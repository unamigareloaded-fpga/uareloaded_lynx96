==> flow/design.v <==
module keyboard
(
	input  wire      clock,
	input  wire      ce,
	input  wire[1:0] ps2,
	output wire      reset,
	output wire      boot,
	output wire      cas,
	input  wire[3:0] row,
	output wire[7:0] do
);
reg      ps2c;
reg      ps2d;
reg      ps2e;
reg[7:0] ps2f;
always @(posedge clock) if(ce)
begin
	ps2d <= ps2[1];
	ps2e <= 1'b0;
	ps2f <= { ps2[0], ps2f[7:1] };
	if(ps2f == 8'hFF) ps2c <= 1'b1;
	else if(ps2f == 8'h00)
	begin
		ps2c <= 1'b0;
		if(ps2c) ps2e <= 1'b1;
	end
end
reg parity;
reg received;
reg[8:0] data;
reg[3:0] count;
reg[7:0] scancode;
always @(posedge clock) if(ce)
begin
	received <= 1'b0;
	if(ps2e) begin
		if(count == 4'd0) begin
			parity <= 1'b0;
			if(!ps2d) count <= count+4'd1;
		end
		else begin
			if(count < 4'd10) begin
				data <= { ps2d, data[8:1] };
				count <= count+4'd1;
				parity <= parity ^ ps2d;
			end
			else if(ps2d) begin
				count <= 4'd0;
				if(parity) begin
					scancode <= data[7:0];
					received <= 1'b1;
				end
			end
			else count <= 0;
		end
	end
end
reg      pressed = 1'b0;
reg      F8;  
reg      F11;  
reg      F12;  
reg[7:0] key[9:0];
initial begin
	F8 = 1'b1;
	F11 = 1'b1;
	F12 = 1'b1;
	key[0] = 8'hFF;
	key[1] = 8'hFF;
	key[2] = 8'hFF;
	key[3] = 8'hFF;
	key[4] = 8'hFF;
	key[5] = 8'hFF;
	key[6] = 8'hFF;
	key[7] = 8'hFF;
	key[8] = 8'hFF;
	key[9] = 8'hFF;
end
always @(posedge clock) if(ce)
if(received)
	if(scancode == 8'hF0) pressed <= 1'b1;  
	else
	begin
		pressed <= 1'b0;
		case(scancode)
			8'h0A: F8        <= pressed;  
			8'h78: F11       <= pressed;  
			8'h07: F12       <= pressed;  
			8'h16: key[0][0] <= pressed;  
			8'h58: key[0][3] <= pressed;  
			8'h75: key[0][4] <= pressed;  
			8'h72: key[0][5] <= pressed;  
			8'h76: key[0][6] <= pressed;  
			8'h12: key[0][7] <= pressed;  
			8'h59: key[0][7] <= pressed;  
			8'h26: key[1][0] <= pressed;  
			8'h25: key[1][1] <= pressed;  
			8'h24: key[1][2] <= pressed;  
			8'h22: key[1][3] <= pressed;  
			8'h23: key[1][4] <= pressed;  
			8'h21: key[1][5] <= pressed;  
			8'h1E: key[2][0] <= pressed;  
			8'h15: key[2][1] <= pressed;  
			8'h1D: key[2][2] <= pressed;  
			8'h1A: key[2][3] <= pressed;  
			8'h1B: key[2][4] <= pressed;  
			8'h1C: key[2][5] <= pressed;  
			8'h14: key[2][6] <= pressed;  
			8'h2E: key[3][0] <= pressed;  
			8'h2D: key[3][1] <= pressed;  
			8'h2C: key[3][2] <= pressed;  
			8'h2A: key[3][3] <= pressed;  
			8'h34: key[3][4] <= pressed;  
			8'h2B: key[3][5] <= pressed;  
			8'h36: key[4][0] <= pressed;  
			8'h35: key[4][1] <= pressed;  
			8'h33: key[4][2] <= pressed;  
			8'h29: key[4][3] <= pressed;  
			8'h31: key[4][4] <= pressed;  
			8'h32: key[4][5] <= pressed;  
			8'h3D: key[5][0] <= pressed;  
			8'h3E: key[5][1] <= pressed;  
			8'h3C: key[5][2] <= pressed;  
			8'h3A: key[5][3] <= pressed;  
			8'h3B: key[5][5] <= pressed;  
			8'h46: key[6][0] <= pressed;  
			8'h43: key[6][1] <= pressed;  
			8'h44: key[6][2] <= pressed;  
			8'h41: key[6][3] <= pressed;  
			8'h42: key[6][5] <= pressed;  
			8'h45: key[7][0] <= pressed;  
			8'h4D: key[7][1] <= pressed;  
			8'h4B: key[7][2] <= pressed;  
			8'h49: key[7][3] <= pressed;  
			8'h4C: key[7][5] <= pressed;  
			8'h4E: key[8][0] <= pressed;  
			8'h55: key[8][1] <= pressed;  
			8'h54: key[8][2] <= pressed;  
			8'h4A: key[8][3] <= pressed;  
			8'h52: key[8][5] <= pressed;  
			8'h66: key[9][0] <= pressed;  
			8'h5B: key[9][1] <= pressed;  
			8'h6B: key[9][2] <= pressed;  
			8'h5A: key[9][3] <= pressed;  
			8'h74: key[9][5] <= pressed;  
		endcase
	end
assign cas = F8;
assign boot = F11;
assign reset = F11;
assign do = key[row];
endmodule
### Tool chain data of keyboard

Tool output for the design above, in the order of the flow.
Line numbers count from 1 in the design file above.
Operators carry their Yosys type and port widths (W data, S select, Z words).
Cell names lack the library's common part.
A cell with - has no value.

* top: keyboard
* clock: clock
* library: sky130hd
* timing corner: tt_025C_1v80

### Word level

Source: Yosys, flattened and elaborated. Widths are those after wreduce. Registers that Yosys merges into a memory's read port (data or address) are not register bits. Print and check cells do not count. Equal cells are merged and count once.

* output and inout bits: 11
* input port bits: 8
* bits in registers: 93

* magnitude comparators: 1
* equal/unequal tests: 71
* add/sub/neg operators: 1
* reductions and logical operators: 72
* multiplexer cells: 9
* bitwise operators: 7

Operators by type and width (number)
* $reduce_and A4 Y1: 59
* $eq A8 B7 Y1 const B: 26
* $eq A8 B6 Y1 const B: 23
* $pmux W8 S10: 1
* $eq A8 B5 Y1 const B: 9
* $eq A4 B3 Y1 const B: 4
* $eq A8 B8 Y1 const B: 2
* $mux W4: 3
* $eq A4 B2 Y1 const B: 2
* $eq A4 B4 Y1 const B: 2
* $logic_not A4 Y1: 2
* $eq A8 B4 Y1 const B: 1
* $logic_not A8 Y1: 1
* $not A1 Y1: 6
* $reduce_and A3 Y1: 2
* $reduce_and A6 Y1: 1
* $mux W1: 5
* $reduce_and A2 Y1: 2
* $reduce_bool A2 Y1: 2
* $reduce_or A2 Y1: 2
* $add A4 B1 Y4 const B: 1
* $eq A4 B1 Y1 const B: 1
* $lt A4 B4 Y1 const B: 1
* $reduce_or A4 Y1: 1
* $ne A2 B2 Y1 const B: 1
* $xor A1 B1 Y1: 1

### Logic depth

Depth = most cells in a row (Yosys ltp): at word level without a register or memory, in the mapped netlist without a sequential cell, where the memories' decode and read muxes count.

* depth after elaboration: 3
* ABC_AREA: 0
* gate-level depth with buffers: 6
* depth with buffers taken out: 5

### Netlist

Yosys stat after the flow's synthesis: flattened, memories mapped to cells. It holds for the ABC_AREA given above (unset counts as 0); a run with the other value may have another netlist.
The area totals of this step are shown rounded.

Cell types
* edfxtp_1: number 93, total area 2.79E+03 um^2
* nor2_1: number 70, total area 262.752 um^2
* mux2i_1: number 8, total area 80.077 um^2
* nand2_1: number 21, total area 78.826 um^2
* nor2b_1: number 12, total area 75.072 um^2
* a21oi_1: number 11, total area 55.053 um^2
* o32a_1: number 4, total area 40.038 um^2
* a2bb2oi_1: number 4, total area 35.034 um^2
* nand3_1: number 7, total area 35.034 um^2
* nor3_1: number 7, total area 35.034 um^2
* inv_1: number 8, total area 30.029 um^2
* nor3b_1: number 4, total area 30.029 um^2
* buf_2: number 5, total area 25.024 um^2
* ha_1: number 2, total area 25.024 um^2
* o21ai_0: number 5, total area 25.024 um^2
* buf_4: number 3, total area 22.522 um^2
* clkbuf_1: number 6, total area 22.522 um^2
* mux2_2: number 2, total area 22.522 um^2

Not listed: further types 26, cells in them 44.

* area of sequential cells: 0.00279 mm^2
* mapped area: 0.00403 mm^2
* mapped cells: 316
* flip-flop cells: 93

### Path before layout

OpenSTA on the mapped netlist: ideal clock, no wires. The path of least setup slack (recovery checks aside). Input and output delay are each 20% of the period. Register names are those of the netlist, which keeps one name where synthesis merged equal registers.

* path kind: input-to-output
* start point: input row[1]
* end point: output do[3]
* buffers on the path: 1
* setup slack: 93 ps
* time at the first pin: 384 ps
* delay of the path: 1059 ps
* period: 1920 ps
* data arrival time: 1443 ps
* driving pins on the path: 5
* synthesis period reached: 1827 ps

"delay of the path" = arrival - input delay + setup time.
At an output port there is no setup time.
"driving pins on the path": output pins that drive a net of the path, with the launching flip-flop's if there is one; two outputs of one cell count as two.
"synthesis period reached" = period - worst setup slack (recovery checks aside). The figure is calculated, with input and output delays left at 20% of the set period.
The rows between start and end are the longest chain of elaborated cells between them; the timing report does not say that the signal goes this way. Where chains are equally long, one stands for them.
A line is the first line of the expression or statement that the cell stems from. Yosys adds cells for indexed reads and writes and turns some case tables into memories.

* cell sequence: buf_2 > or3b_1 > a21oi_1 > a211oi_1 > o32a_1
* cells in the longest elaborated chain: 2

Ends and longest elaborated chain, after synthesis
* from (decl): RTL line 9 `input wire[3:0] row,`
* $eq A4 B4 Y1: RTL line 150 `assign do = key[row];`
* $pmux W8 S10: RTL line 150
* to (decl): RTL line 10 `output wire[7:0] do`

### Worst path after layout

From the final timing report of entry A: the path of least setup slack in the routed layout; clock arrival at registers is part of the times.
The path's times are printed in steps of 10 ps; the period is the one set.

* path kind: input-to-output
* start point: input row[2]
* end point: output do[3]
* data arrival time: 2260 ps
* driving pins on the path: 7
* period: 2950 ps
* time at the first pin: 590 ps
* setup slack: 100 ps
* buffers on the path: 3

The rows between start and end are the longest chain of elaborated cells between them; the timing report does not say that the signal goes this way. Where chains are equally long, one stands for them.

* cell sequence: clkdlybuf4s15_2 > buf_4 > or3b_1 > a21oi_2 > a211oi_1 > o32a_1 > dlygate4sd2_1
* cells in the longest elaborated chain: 2

Ends and longest elaborated chain, after layout
* from (decl): RTL line 9 `input wire[3:0] row,`
* $eq A4 B4 Y1: RTL line 150 `assign do = key[row];`
* $pmux W8 S10: RTL line 150
* to (decl): RTL line 10 `output wire[7:0] do`

Subject: keyboard on sky130hd, stored results

Hello all,

Settings and measured results of 2 stored flow runs for module keyboard (sky130hd), not sorted in any way. The constraints put input and output delay at 20% of the set period each and load the outputs with 0.01 pF.
"time of the worst setup path": the worst setup path's part of the clock period (all of it between registers, 20% less for each end at a port) less its slack. A launch clock that arrives late makes it longer, a capture clock that arrives late makes it shorter.
"power consumption" is the tool's figure for a default switching activity; nothing was simulated.
"time of the worst setup path" is known to 10 ps.
Results are given in rounded form.

### Entry A

==> flow/run.sh <==
#!/bin/bash
# the make line also repeats the synthesis and layout settings of config.mk as NAME=value (left out here)
make -C /OpenROAD-flow-scripts/flow DESIGN_CONFIG=/design/flow/config.mk WORK_HOME=/design/flow/orfs CLKGATE_MAP_FILE= finish
==> flow/config.mk <==
export PLATFORM = sky130hd
export DESIGN_NAME = keyboard
export DESIGN_NICKNAME = keyboard
export VERILOG_FILES = /design/flow/design.v
export SDC_FILE = /design/flow/constraint.sdc
export NUM_CORES = 4
export LEC_CHECK = 0
export CAP_MARGIN = 20
export CELL_PAD_IN_SITES_DETAIL_PLACEMENT = 1
export CORE_MARGIN = 2
export CORE_UTILIZATION = 35
export CTS_CLUSTER_SIZE = 97
export GPL_ROUTABILITY_DRIVEN = 1
export GPL_TIMING_DRIVEN = 0
export PLACE_DENSITY_LB_ADDON = 0.15
export SLEW_MARGIN = 35
==> flow/constraint.sdc <==
create_clock -name core_clock -period 2.95 [get_ports {clock}]
set_input_delay 0.5900 -clock core_clock [delete_from_list [all_inputs] [get_ports {clock}]]
set_output_delay 0.5900 -clock core_clock [all_outputs]
set_load 0.01 [all_outputs]

Results of entry A:
- Total negative setup slack: 0 ps
- Synthesis area: 0.00403 mm^2
- Worst slack on setup checks: 102 ps
- Standard-cell area after routing: 0.00476 mm^2
- Power consumption: 2,660 uW
- Overall die area: 0.0124 mm^2
- Worst hold slack after layout: 428 ps
- Time of the worst setup path: 1,670 ps
- Class of the worst setup path: input-to-output

### Entry B

==> flow/run.sh <==
#!/bin/bash
# the make line also repeats the synthesis and layout settings of config.mk as NAME=value (left out here)
make -C /OpenROAD-flow-scripts/flow DESIGN_CONFIG=/design/flow/config.mk WORK_HOME=/design/flow/orfs CLKGATE_MAP_FILE= finish
==> flow/config.mk <==
export PLATFORM = sky130hd
export DESIGN_NAME = keyboard
export DESIGN_NICKNAME = keyboard
export VERILOG_FILES = /design/flow/design.v
export SDC_FILE = /design/flow/constraint.sdc
export NUM_CORES = 4
export LEC_CHECK = 0
export ABC_AREA = 1
export CAP_MARGIN = 20
export CELL_PAD_IN_SITES_DETAIL_PLACEMENT = 2
export CELL_PAD_IN_SITES_GLOBAL_PLACEMENT = 2
export CORE_ASPECT_RATIO = 0.59
export CORE_MARGIN = 10
export CORE_UTILIZATION = 32
export CTS_CLUSTER_DIAMETER = 385
export GPL_TIMING_DRIVEN = 1
export PLACE_DENSITY = 0.72
export SETUP_SLACK_MARGIN = 0.33
export SLEW_MARGIN = 20
==> flow/constraint.sdc <==
create_clock -name core_clock -period 1.89 [get_ports {clock}]
set_input_delay 0.3780 -clock core_clock [delete_from_list [all_inputs] [get_ports {clock}]]
set_output_delay 0.3780 -clock core_clock [all_outputs]
set_load 0.01 [all_outputs]

Results of entry B:
- Total negative setup slack: 0 ps
- Synthesis area: 0.00404 mm^2
- Worst slack on setup checks: 116 ps
- Standard-cell area after routing: 0.00569 mm^2
- Power consumption: 4,330 uW
- Overall die area: 0.0177 mm^2
- Worst hold slack after layout: 423 ps
- Time of the worst setup path: 1,020 ps
- Class of the worst setup path: input-to-output

Thanks
