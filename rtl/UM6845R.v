==> flow/design.v <==
module UM6845R
(
  	input            CLOCK,
	input            CLKEN,
	input            nRESET,
	input            TYPE,
	input            ENABLE,
	input            nCS,
	input            R_nW,
	input            RS,
	input      [7:0] DI,
	output reg [7:0] DO,
	output reg       VSYNC,
	output reg       HSYNC,
	output           DE,
	output           hBlank,
	output           vBlank,
	output           FIELD,
	output           CURSOR,
	output    [13:0] MA,
	output     [4:0] RA
);
assign FIELD = ~field & interlace[0];
assign MA = row_addr + hcc;
assign RA = line | (field & interlace[0]);
assign DE = de[R8_skew & ~{2{TYPE}}];
assign hBlank = ~hde;
assign vBlank = ~vde;
reg [7:0] R0_h_total = 0;
reg [7:0] R1_h_displayed = 0;
reg [7:0] R2_h_sync_pos = 0;
reg [3:0] R3_v_sync_width;
reg [3:0] R3_h_sync_width = 0;
reg [6:0] R4_v_total;
reg [4:0] R5_v_total_adj;
reg [6:0] R6_v_displayed;
reg [6:0] R7_v_sync_pos;
reg [1:0] R8_skew;
reg [1:0] R8_interlace;
reg [4:0] R9_v_max_line;
reg [1:0] R10_cursor_mode;
reg [4:0] R10_cursor_start;
reg [4:0] R11_cursor_end;
reg [5:0] R12_start_addr_h;
reg [7:0] R13_start_addr_l;
reg [5:0] R14_cursor_h;
reg [7:0] R15_cursor_l;
reg [4:0] addr;
always @(*) begin
	DO = 8'hFF;
	if (ENABLE & ~nCS) begin
		if (RS) begin
			case (addr)
				10: DO = {R10_cursor_mode, R10_cursor_start};
				11: DO = R11_cursor_end;
				12: DO = TYPE ? 8'h00 : R12_start_addr_h;
				13: DO = TYPE ? 8'h00 : R13_start_addr_l;
				14: DO = R14_cursor_h;
				15: DO = R15_cursor_l;
				31: DO = TYPE ? 8'hFF : 8'h00;
			 default: DO = 0;
			endcase
		end
		else if(TYPE) begin
			DO = vde ? 8'h00 : 8'h20;  
		end
	end
end
always @(posedge CLOCK) begin
	if (ENABLE & ~nCS & ~R_nW) begin
		if (~RS) addr <= DI[4:0];
		else begin
			case (addr)
				00: R0_h_total <= DI;
				01: R1_h_displayed <= DI;
				02: R2_h_sync_pos <= DI;
				03: {R3_v_sync_width,R3_h_sync_width} <= DI;
				04: R4_v_total <= DI[6:0];
				05: R5_v_total_adj <= DI[4:0];
				06: R6_v_displayed <= DI[6:0];
				07: R7_v_sync_pos <= DI[6:0];
				08: {R8_skew, R8_interlace} <= {DI[5:4],DI[1:0]};
				09: R9_v_max_line <= DI[4:0];
				10: {R10_cursor_mode,R10_cursor_start} <= DI[6:0];
				11: R11_cursor_end <= DI[4:0];
				12: R12_start_addr_h <= DI[5:0];
				13: R13_start_addr_l <= DI[7:0];
				14: R14_cursor_h <= DI[5:0];
				15: R15_cursor_l <= DI[7:0];
			endcase
		end
	end
end
wire [4:0] interlace = &R8_interlace[1:0];
reg        in_adj;
reg  [7:0] hcc = 0;
wire       hcc_last  = (hcc == R0_h_total) && (TYPE || R0_h_total);  
wire [7:0] hcc_next  = hcc_last ? 8'h00 : hcc + 1'd1;
reg  [4:0] line;
wire [4:0] line_max  = (in_adj ? R5_v_total_adj-1'd1 : R9_v_max_line) & ~interlace;
wire       line_last = (line == line_max) || !line_max;
wire [4:0] line_next = (line_last ? 5'd0 : line + 1'd1 + interlace) & ~interlace;
wire       line_new  = hcc_last;
reg  [6:0] row;
wire       row_last  = (row == R4_v_total) || !R4_v_total;
wire [6:0] row_next  = (row_last & ~frame_adj) ? 7'd0 : row + 1'd1;
wire       row_new   = line_new & line_last;
wire       frame_adj = row_last && ~in_adj && R5_v_total_adj;
wire       frame_new = row_new & (row_last | in_adj) & ~frame_adj;
reg  field;
always @(posedge CLOCK) begin
	if(~nRESET) begin
		hcc    <= 0;
		line   <= 0;
		row    <= 0;
		in_adj <= 0;
		field  <= 0;
	end
	else if(CLKEN) begin
		hcc <= hcc_next;
		if(line_new) line <= line_next;
		if(row_new) begin
			if(frame_adj) in_adj <= 1;
			else if(frame_new) begin
				in_adj <= 0;
				row <= 0;
				field <= ~field & R8_interlace[0];
			end
			else row <= row_next;
		end
	end
end
wire CRTC1_reload =  TYPE & ~line_last & !row & !hcc_next;  
wire CRTC0_reload = ~TYPE & line_new & !R4_v_total & !R9_v_max_line;
reg  [13:0] row_addr;
always @(posedge CLOCK) begin
	if(CLKEN) begin
		if(hcc_next == R1_h_displayed && line_last) row_addr <= row_addr + R1_h_displayed;
		if(frame_new | CRTC0_reload | CRTC1_reload) row_addr <= {R12_start_addr_h, R13_start_addr_l};
	end
end
reg hde;
reg [3:0] hsc;
always @(posedge CLOCK) begin
	if(~nRESET) begin
		hsc    <= 0;
		hde    <= 0;
		HSYNC  <= 0;
	end
	else if (CLKEN) begin
		if(line_new)                   hde <= 1;
		if(hcc_next == R1_h_displayed) hde <= 0;
		if(hsc) hsc <= hsc - 1'd1;
		else if (hcc_next == R2_h_sync_pos) begin
			if(R3_h_sync_width) begin
				HSYNC <= 1;
				hsc <= R3_h_sync_width - 1'd1;
			end
		end
		else HSYNC <= 0;
	end
end
reg vde;
reg old_hs;
reg [3:0] vsc;
always @(posedge CLOCK) begin
	if(~nRESET) begin
		vsc    <= 0;
		vde    <= 0;
		VSYNC  <= 0;
	end
	else if (CLKEN) begin
		if(row_new) begin
			if(frame_new)                  vde <= 1;
			if(row_next == R6_v_displayed) vde <= 0;
		end
		old_hs <= HSYNC;
		if(old_hs && ~HSYNC && !vsc) VSYNC <= 0;
		if(field ? (hcc_next == {1'b0, R0_h_total[7:1]}) : line_new) begin
			if(vsc) vsc <= vsc - 1'd1;
			else if (field ? (row == R7_v_sync_pos && !line) : (row_next == R7_v_sync_pos && line_last)) begin
				VSYNC <= 1;
				vsc <= (TYPE ? 4'd0 : R3_v_sync_width) - 1'd1;
			end
			else VSYNC <= 0;
		end
	end
end
wire [3:0] de = {1'b0, dde[1:0], hde & vde & |R6_v_displayed};
reg  [1:0] dde;
always @(posedge CLOCK) if (CLKEN) dde <= {dde[0],de[0]};
reg cursor_line;
assign CURSOR = hde & vde & MA == {R14_cursor_h, R15_cursor_l} & cursor_line;
always @(posedge CLOCK) begin
	if(~nRESET) begin
		cursor_line <= 0;
	end
	else if (CLKEN) begin
		if (line == R10_cursor_start)
			cursor_line <= 1;
		else if (line == R11_cursor_end)
			cursor_line <= 0;
		end
	end
endmodule
======== Reports on UM6845R ========
Tool output for the design above, in the order of the flow.
Line numbers count from 1 in the design file above.
Cell names lack the library's common part.
The mark - stands for no value.
design
  design top .............................. UM6845R
  clock input ............................. CLOCK
  library ................................. sky130hd
  library corner .......................... tt_025C_1v80

======== Word level ========
Yosys after proc, flatten, opt, wreduce and memory -nomap, before mapping. Memory bits, and registers merged into a memory's read port (data or address), are not among the register bits. Print and check cells are not counted.
bit counts
  register bits ........................... 164
  bits of input ports ..................... 16
  output and inout bits ................... 34
operators by class
  add/sub/neg operators ................... 11
  equal/unequal tests ..................... 29
  shift operators ......................... 1
  multiplexer cells ....................... 37
  bitwise logic cells ..................... 40
  reduce/logical cells .................... 61
operators by type and width
  cell                                               number
  AND reduction 3 bit                                22
  parallel mux 8 bit (select 7 bit)                  1
  2-to-1 mux 8 bit                                   6
  == test 5 x 4 -> 1 bit (second input constant)     8
  adder 14 x 8 -> 14 bit                             2
  == test 7 bit                                      4
  2-to-1 mux 14 bit                                  2
  == test 8 bit                                      3
  2-to-1 mux 4 bit                                   6
  == test 5 x 3 -> 1 bit (second input constant)     4
  logical NOT 5 bit                                  4
  bitwise AND 1 bit                                  19
  nonzero test 2 bit                                 8
  subtractor 4 x 1 -> 4 bit (second input constant)  4
  2-to-1 mux 1 bit                                   16
  == test 5 bit                                      3
  == test 14 bit                                     1
  AND reduction 2 bit                                7
  logical NOT 7 bit                                  2
  2-to-1 mux 7 bit                                   2
  inverter 1 bit                                     12
  nonzero test 4 bit                                 3
  2-to-1 mux 6 bit                                   2
  == test 5 x 2 -> 1 bit (second input constant)     2
  bitwise AND 5 bit                                  2
  2-to-1 mux 5 bit                                   2
  logical OR 1 x 8 -> 1 bit                          1
  adder 8 x 1 -> 8 bit (second input constant)       1
Other operator kinds: 21; their cells: 30.

======== Logic depth ========
Longest topological path by Yosys (ltp), each cell counted once; first at word level (registers and memories cut), then after technology mapping (sequential cells cut; the memories' decode and read muxes count).
logic depth
  word-level depth ........................ 13
  ABC_AREA ................................ 0
  mapped depth ............................ 13
  depth with buffers taken out ............ 12

======== Synthesis result ========
Yosys stat after the flow's synthesis: flattened, memories mapped to cells. It holds for the ABC_AREA given above (unset counts as 0); a run with the other value may have another netlist.
mapped netlist
  cells in the netlist .................... 905
  synthesis area .......................... 9519.1 um^2
  mapped flip-flops ....................... 164
  buffer cells ............................ 47
cells by type
  cell      number  area in all (um^2)
  edfxtp_1  129     3.87E+03
  dfxtp_1   35      700.672
  xnor2_1   52      455.437
  xor2_1    52      455.437
  nor2_1    84      315.302
  ha_1      24      300.288
  a21oi_1   55      275.264
  nand2_1   68      255.245
  o21ai_0   37      185.178
  mux2_4    9       135.13
  mux2i_1   12      120.115
  inv_1     30      112.608
  nor4_1    18      112.608
  nand3_1   20      100.096
  nor3_1    20      100.096
  a31oi_1   14      87.584
  nand4_1   14      87.584
  buf_2     15      75.072
Not listed: further types 71, cells in them 217.

======== Path before layout ========
Source: OpenSTA report_checks on the synthesized netlist (no wires, ideal clock, input and output delay 20% of the period each), path of least setup slack; recovery checks are left aside. Register names are those of the netlist, which keeps one name where synthesis merged equal registers.
path after synthesis
  path kind ............................... reg2out
  start ................................... reg hcc[0]
  end ..................................... out CURSOR
  period .................................. 3.24 ns
  launch time at the first pin ............ 0.000 ns
  arrival time ............................ 2.809 ns
  data required time ...................... 2.592 ns
  path slack .............................. -0.217 ns
  delay of the path ....................... 2.809 ns
  stages .................................. 14
  buffers on the path ..................... 1
  period reached after synthesis .......... 3.457 ns
"delay of the path" is the arrival time less input delay plus setup time.
A path that ends at an output port has no setup time.
"stages": output pins that drive a net of the path, with the launching flip-flop's if there is one; two outputs of one cell count as two.
"period reached after synthesis" is the clock period less the worst setup slack; recovery checks do not enter. This is arithmetic on one report: input and output delays are still those of the set period (20% each).
The rows between start and end are the longest chain of elaborated cells between them; the timing report does not say that the signal goes this way. Where chains are equally long, one stands for them.
Each line given opens the expression or statement behind the cell; cells for indexed reads and writes are added by Yosys, which also makes memories of some case tables.
between the ends, after synthesis
  path through ............................ dfxtp_1 > ha_1 > inv_1 > fa_1 > nor2b_1 > o21ai_0 > a21boi_1 > o21ai_0 > nand2b_1 > clkbuf_1 > mux2i_1 > a22oi_1 > a2111o_1 > nor4_1
  cells in the longest elaborated chain ... 4
  elaborated cells on any way between the ends .. 4
  RTL lines with such cells ............... 2
  classes of those cells .................. 1 x add/sub; 1 x eq/ne; 2 x logic
RTL lines, path after synthesis
  what                            RTL line  text
  from (decl)                     96        reg  [7:0] hcc = 0;
  from (assign)                   113       hcc <= 0;
  from (assign)                   120       hcc <= hcc_next;
  adder 14 x 8 -> 14 bit          24        assign MA = row_addr + hcc;
  == test 14 bit                  193       assign CURSOR = hde & vde & MA == {R14_cursor_h, R15_cursor_l} & cursor_line;
  bitwise AND 1 bit (2 in a row)  193
  to (decl)                       19        output CURSOR,

======== Worst path after layout ========
From the final timing report of job 1: the path of least setup slack in the routed layout; clock arrival at registers is part of the times.
path after layout
  path kind ............................... reg2out
  start ................................... reg row_addr[0]
  end ..................................... out CURSOR
  period .................................. 3.87 ns
  launch time at the first pin ............ 0.43 ns
  arrival time ............................ 3.34 ns
  data required time ...................... 3.10 ns
  path slack .............................. -0.25 ns
  stages .................................. 15
  buffers on the path ..................... 2
The rows between start and end are the longest chain of elaborated cells between them; the timing report does not say that the signal goes this way. Where chains are equally long, one stands for them.
between the ends, after layout
  path through ............................ edfxtp_1 > ha_2 > inv_2 > fa_2 > nor2b_2 > o21ai_2 > a21boi_2 > o21ai_1 > nand2b_1 > buf_4 > o21ai_1 > o211ai_1 > a2111o_1 > nor4_4 > buf_2
  cells in the longest elaborated chain ... 4
  elaborated cells on any way between the ends .. 4
  RTL lines with such cells ............... 2
  classes of those cells .................. 1 x add/sub; 1 x eq/ne; 2 x logic
RTL lines, path after layout
  what                            RTL line  text
  from (decl)                     135       reg  [13:0] row_addr;
  from (assign)                   138       if(hcc_next == R1_h_displayed && line_last) row_addr <= row_addr + R1_h_displayed;
  from (assign)                   139       if(frame_new | CRTC0_reload | CRTC1_reload) row_addr <= {R12_start_addr_h, R13_start_addr_l};
  adder 14 x 8 -> 14 bit          24        assign MA = row_addr + hcc;
  == test 14 bit                  193       assign CURSOR = hde & vde & MA == {R14_cursor_h, R15_cursor_l} & cursor_line;
  bitwise AND 1 bit (2 in a row)  193
  to (decl)                       19        output CURSOR,

Measured results for UM6845R: 2 stored runs of the Yosys and OpenROAD flow on sky130hd. The settings differ; the order carries no meaning. The constraints put input and output delay at 20% of the set period each and load the outputs with 0.01 pF.
"achieved clock period (ns)" is the run's clock period less its worst setup slack. It is reckoned from that one timing run; input and output delays stay at 20% of the period that was set.
"worst setup path time (ns)" means the part of the period allowed to the worst setup path (the constraints hold back 20% at inputs and 20% at outputs) less its slack; where the path has registers, the arrival times of their clocks count too.
"finish__power__total" is the tool's figure for a default switching activity; nothing was simulated.

Flow files of job 1
==> flow/run.sh <==
#!/bin/bash
# the make line also repeats the synthesis and layout settings of config.mk as NAME=value (left out here)
make -C /OpenROAD-flow-scripts/flow DESIGN_CONFIG=/design/flow/config.mk WORK_HOME=/design/flow/orfs CLKGATE_MAP_FILE= finish
==> flow/config.mk <==
export PLATFORM = sky130hd
export DESIGN_NAME = UM6845R
export DESIGN_NICKNAME = UM6845R
export VERILOG_FILES = /design/flow/design.v
export SDC_FILE = /design/flow/constraint.sdc
export NUM_CORES = 4
export LEC_CHECK = 0
export CAP_MARGIN = 20
export CORE_MARGIN = 9
export CORE_UTILIZATION = 66
export CTS_CLUSTER_SIZE = 73
export MAX_ROUTING_LAYER = met4
export PLACE_DENSITY_LB_ADDON = 0.22
export SETUP_SLACK_MARGIN = 0.81
export SLEW_MARGIN = 25
==> flow/constraint.sdc <==
create_clock -name core_clock -period 3.87 [get_ports {CLOCK}]
set_input_delay 0.7740 -clock core_clock [delete_from_list [all_inputs] [get_ports {CLOCK}]]
set_output_delay 0.7740 -clock core_clock [all_outputs]
set_load 0.01 [all_outputs]

report of job 1
yosys chip area after synthesis (um^2): 9519.1
finish__design__die__area: 19070.2
finish__design__instance__area__stdcell: 11551.1
finish__design__instance__utilization: 0.8258
finish__timing__setup__ws: -0.248
finish__timing__setup__tns: -0.248
finish__timing__hold__ws: 0.461
finish__power__total: 4.070e-03
achieved clock period (ns): 4.118
worst setup path time (ns): 3.34
worst setup path kind: reg2out

Flow files of job 2
==> flow/run.sh <==
#!/bin/bash
# the make line also repeats the synthesis and layout settings of config.mk as NAME=value (left out here)
make -C /OpenROAD-flow-scripts/flow DESIGN_CONFIG=/design/flow/config.mk WORK_HOME=/design/flow/orfs CLKGATE_MAP_FILE= finish
==> flow/config.mk <==
export PLATFORM = sky130hd
export DESIGN_NAME = UM6845R
export DESIGN_NICKNAME = UM6845R
export VERILOG_FILES = /design/flow/design.v
export SDC_FILE = /design/flow/constraint.sdc
export NUM_CORES = 4
export LEC_CHECK = 0
export ABC_AREA = 1
export CAP_MARGIN = 0
export CELL_PAD_IN_SITES_GLOBAL_PLACEMENT = 2
export CORE_MARGIN = 2
export CORE_UTILIZATION = 16
export GPL_ROUTABILITY_DRIVEN = 1
export GPL_TIMING_DRIVEN = 1
export MAX_ROUTING_LAYER = met4
export PLACE_DENSITY_LB_ADDON = 0.14
export SETUP_SLACK_MARGIN = 1.54
export SLEW_MARGIN = 20
export TNS_END_PERCENT = 75
==> flow/constraint.sdc <==
create_clock -name core_clock -period 5.58 [get_ports {CLOCK}]
set_input_delay 1.1160 -clock core_clock [delete_from_list [all_inputs] [get_ports {CLOCK}]]
set_output_delay 1.1160 -clock core_clock [all_outputs]
set_load 0.01 [all_outputs]

report of job 2
yosys chip area after synthesis (um^2): 9217.6
finish__design__die__area: 59545.8
finish__design__instance__area__stdcell: 11384.7
finish__design__instance__utilization: 0.2007
finish__timing__setup__ws: 1.162
finish__timing__setup__tns: 0.000
finish__timing__hold__ws: 0.462
finish__power__total: 2.875e-03
achieved clock period (ns): 4.418
worst setup path time (ns): 3.30
worst setup path kind: reg2out
